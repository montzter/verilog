==> flow/design.v <==
module Debounce_Level_to_Pulse( 
Reset_N, 			 
CLK,					 
Signal_In,			 
Signal_Out,			 
);
input wire Reset_N, CLK, Signal_In;
output wire Signal_Out;
parameter Debounce_Length = 22'd2500000;  
wire Pulse_Signal;
HI_Level_to_Pulse l2p(
.Reset_N(Reset_N), 			 
.CLK(CLK),
.Signal_In(Signal_In),
.Pulse_Signal(Pulse_Signal),
);
defparam db1.Debounce_Length = Debounce_Length;
Debounce_Signal db1(
.Reset_N(Reset_N),
.CLK(CLK),
.Input_Signal(Pulse_Signal),
.Debounced_Signal(Signal_Out),
);	
endmodule
module Debounce_Signal(
Reset_N,
CLK,
Input_Signal,
Debounced_Signal,
LookForPulse,
CurrentCount,
);
input wire Reset_N, CLK, Input_Signal;
output reg Debounced_Signal;
output reg LookForPulse;
output reg [21:0]CurrentCount;
parameter Debounce_Length = 22'd2500000;
always @(negedge Reset_N or posedge CLK)
	if(~Reset_N) begin
		LookForPulse <= 1'b1;
		CurrentCount[21:0] <= Debounce_Length;
		end
	else 
		if(~LookForPulse) 
			if(CurrentCount[21:0] == 22'b0) begin  
				CurrentCount[21:0] <= Debounce_Length;  
				LookForPulse <= 1'b1;	 
				end
			else	 
				CurrentCount[21:0] <= CurrentCount[21:0] - 22'b1;
		else 
			LookForPulse <= ~Input_Signal;
always @(negedge Reset_N or posedge CLK)
	if(~Reset_N)
		Debounced_Signal <= 1'b0;
	else
		Debounced_Signal <= (LookForPulse)? Input_Signal: 1'b0;
endmodule
module HI_Level_to_Pulse(
Reset_N, 			 
CLK,
Signal_In,
Pulse_Signal,
);
input wire Reset_N, CLK, Signal_In;
output wire Pulse_Signal;
reg [1:0] Level_To_Pulse_FF;
always @(negedge Reset_N or posedge CLK)
	if(~Reset_N)
		Level_To_Pulse_FF[1:0] <= 2'b00;
	else
		Level_To_Pulse_FF[1:0] <= {Level_To_Pulse_FF[0],Signal_In};
assign Pulse_Signal = (Level_To_Pulse_FF[1] ^ Level_To_Pulse_FF[0]) & Signal_In;
endmodule
# == Reports on Debounce_Level_to_Pulse ==
# Tool output for the design above, in the order of the flow.
# Lines are those of the file above, counted from 1.
# Not given: n/a
# design
top_module,Debounce_Level_to_Pulse
clock_port,CLK
library,sky130hd
lib_corner,tt_025C_1v80

# == After elaboration ==
# Yosys after proc, flatten, opt, wreduce and memory -nomap, before mapping. Enables and synchronous resets that opt folds into registers are not counted as muxes. Memory bits, and registers merged into a memory's read port (data or address), are not among the register bits. Print and check cells are not counted. Equal cells are merged and count once.
# bits
register_bits,26
latchBits,0
ramBits,0
rom_bits,0
clocked_rd_ports_x_width,0
memories,0
in_bits,3
out_inout_bits,1
wordCells,13
# classes
add_sub_neg,1
mul,0
n_div,0
compare,0
n_eq,0
shifts,0
muxes,4
bitwise,3
n_reduce_logical,1
# ops
operator,count
22-bit by 1-bit subtractor with 22-bit output with constant B,1
22-bit logical NOT,1
22-bit 2-to-1 mux,1
1-bit 2-to-1 mux,3
1-bit bitwise AND,1
1-bit bitwise XOR,1
1-bit NOT,1

# == Logic depth ==
# Depth = most cells in a row (Yosys ltp): at word level without a register or memory, in the mapped netlist without a sequential cell, where the memories' decode and read muxes count.
# logic_depth
word_depth,4
abc_area,1
ltp_mapped,10
depth_no_buf,10

# == Synthesis result ==
# Yosys stat after the flow's synthesis: flattened, memories mapped to cells. It holds for the ABC_AREA given above (unset counts as 0); a run with the other value may have another netlist.
# mapped
cells,205
mapped_area_um2,1478.9
seqArea_um2,661.9
ff_cells,26
buffers,1
# by_type
cell,count,type_area_um2
sky130_fd_sc_hd__dfrtp_1,17,425.408
sky130_fd_sc_hd__dfstp_2,9,236.477
sky130_fd_sc_hd__nand2_1,49,183.926
sky130_fd_sc_hd__nor2_1,46,172.666
sky130_fd_sc_hd__inv_1,31,116.362
sky130_fd_sc_hd__nand3_1,18,90.086
sky130_fd_sc_hd__nand3_2,4,40.038
sky130_fd_sc_hd__o21ai_0,7,35.034
sky130_fd_sc_hd__xor2_1,3,26.275
sky130_fd_sc_hd__a21oi_1,5,25.024
sky130_fd_sc_hd__nor2_2,3,18.768
sky130_fd_sc_hd__nand3_4,1,17.517
sky130_fd_sc_hd__ha_1,1,12.512
sky130_fd_sc_hd__buf_6,1,11.261
sky130_fd_sc_hd__nor2_4,1,11.261
sky130_fd_sc_hd__nor3_1,2,10.01
sky130_fd_sc_hd__o21ai_2,1,8.758
sky130_fd_sc_hd__xnor2_1,1,8.758
# Other cell types: 4; their cells: 5.

# == Path before layout ==
# Source: OpenSTA report_checks on the synthesized netlist (no wires, ideal clock, input and output delay 20% of the period each), path of least setup slack; recovery checks are left aside. Register names are those of the netlist, which keeps one name where synthesis merged equal registers.
# synth_timing
path_type,register -> register
from,register db1.CurrentCount[0]
to,register db1.CurrentCount[4]
period_ns,2.88
setup_ns,0.112
t_first_pin_ns,0.000
arrival_time_ns,1.407
required_time_ns,2.768
path_slack_ns,1.362
delay_ns,1.519
driving_pins,11
n_path_buf,1
period_less_setup_slack_ns,1.518
# "delay_ns" is the arrival time less input delay plus setup time.
# "driving_pins": output pins that drive a net of the path, with the launching flip-flop's if there is one; two outputs of one cell count as two.
# "period_less_setup_slack_ns" = period - worst setup slack (recovery checks aside). The figure is calculated, with input and output delays left at 20% of the set period.
# Between the ends stands the longest chain of elaborated cells between them, by number of cells; it is not shown to be the way that was timed. Of several equally long chains one is given.
# Each line given opens the expression or statement behind the cell; cells for indexed reads and writes are added by Yosys, which also makes memories of some case tables.
# A register here has more assigning lines than the two given.
# synth_between
cell_sequence,sky130_fd_sc_hd__dfrtp_1 -> sky130_fd_sc_hd__inv_1 -> sky130_fd_sc_hd__ha_1 -> sky130_fd_sc_hd__inv_1 -> sky130_fd_sc_hd__nor2_2 -> sky130_fd_sc_hd__nand3_2 -> sky130_fd_sc_hd__nor2_4 -> sky130_fd_sc_hd__nand3_4 -> sky130_fd_sc_hd__buf_6 -> sky130_fd_sc_hd__nand3_2 -> sky130_fd_sc_hd__inv_2
elab_chain_len,2
cone_cells,3
cone_lines,2
classes_between,add/sub: 1; mux: 1; reduce/logical: 1
# synth_rtl
element,line,source
start: declaration,36,output reg [21:0]CurrentCount;
start: assignment,41,CurrentCount[21:0] <= Debounce_Length;
start: assignment,46,CurrentCount[21:0] <= Debounce_Length;
22-bit by 1-bit subtractor with 22-bit output,50,CurrentCount[21:0] <= CurrentCount[21:0] - 22'b1;
22-bit 2-to-1 mux,45,if(CurrentCount[21:0] == 22'b0) begin
end: assignment,41,
end: assignment,46,
end: declaration,36,

# == Worst path after layout ==
# From the final timing report of flow run 1: the path of least setup slack in the routed layout; clock arrival at registers is part of the times.
# layout_timing
path_type,register -> register
from,register db1.CurrentCount[0]
to,register db1.CurrentCount[19]
period_ns,1.76
setup_ns,0.09
t_first_pin_ns,0.31
arrival_time_ns,1.92
required_time_ns,1.98
path_slack_ns,0.06
driving_pins,10
n_path_buf,0
# Between the ends stands the longest chain of elaborated cells between them, by number of cells; it is not shown to be the way that was timed. Of several equally long chains one is given.
# A register here has more assigning lines than the two given.
# layout_between
cell_sequence,sky130_fd_sc_hd__dfrtp_1 -> sky130_fd_sc_hd__inv_1 -> sky130_fd_sc_hd__ha_1 -> sky130_fd_sc_hd__inv_1 -> sky130_fd_sc_hd__nor2_2 -> sky130_fd_sc_hd__nand3_2 -> sky130_fd_sc_hd__nor2_4 -> sky130_fd_sc_hd__nand3_4 -> sky130_fd_sc_hd__nand2_1 -> sky130_fd_sc_hd__nor2_1
elab_chain_len,2
cone_cells,3
cone_lines,2
classes_between,add/sub: 1; mux: 1; reduce/logical: 1
# layout_rtl
element,line,source
start: declaration,36,output reg [21:0]CurrentCount;
start: assignment,41,CurrentCount[21:0] <= Debounce_Length;
start: assignment,46,CurrentCount[21:0] <= Debounce_Length;
22-bit by 1-bit subtractor with 22-bit output,50,CurrentCount[21:0] <= CurrentCount[21:0] - 22'b1;
22-bit 2-to-1 mux,45,if(CurrentCount[21:0] == 22'b0) begin
end: assignment,41,
end: assignment,46,
end: declaration,36,

# Design Debounce_Level_to_Pulse on sky130hd. What follows are 2 stored runs of the flow, each under its own settings; their order means nothing. The constraints put input and output delay at 20% of the set period each and load the outputs with 0.01 pF.
# By "timing.achieved_period_ns" is meant the clock period of the run minus its worst setup slack. This is arithmetic on one report: input and output delays are still those of the set period (20% each).
# By "timing.worst_path_ns" is meant the share of the clock period that the worst setup path is allowed (20% is reserved at inputs, 20% at outputs), minus its slack. Clock arrival times at its registers enter into it.
# "power_total_mw": no workload was simulated; the value follows from the tool's default switching activity.
# A setting shown as . is not set for that run.
run,period_ns,CORE_UTILIZATION,SETUP_SLACK_MARGIN,PLACE_DENSITY_LB_ADDON,CORE_ASPECT_RATIO,CELL_PAD_IN_SITES_GLOBAL_PLACEMENT,ABC_AREA,CAP_MARGIN,CORE_MARGIN,SLEW_MARGIN,GPL_TIMING_DRIVEN,CTS_CLUSTER_SIZE,CTS_CLUSTER_DIAMETER,synthArea_um2,die_area_um2,finish.stdcell_area_um2,util_frac,timing.setup.ws_ns,setupTns_ns,power_total_mw,timing.achieved_period_ns,timing.worst_path_ns,worst_path_kind
flow run 1,1.76,58,-0.15,0.21,1.14,0,1,20,2,20,.,.,.,1478.9,2970.8,1580.3,0.652,0.065,0.000,2.338,1.695,1.70,register -> register
flow run 2,1.28,60,.,0.12,1.16,0,.,20,2,40,0,84,151,1325.0,2601.3,1889.3,0.892,-0.502,-8.779,3.482,1.782,1.78,register -> register
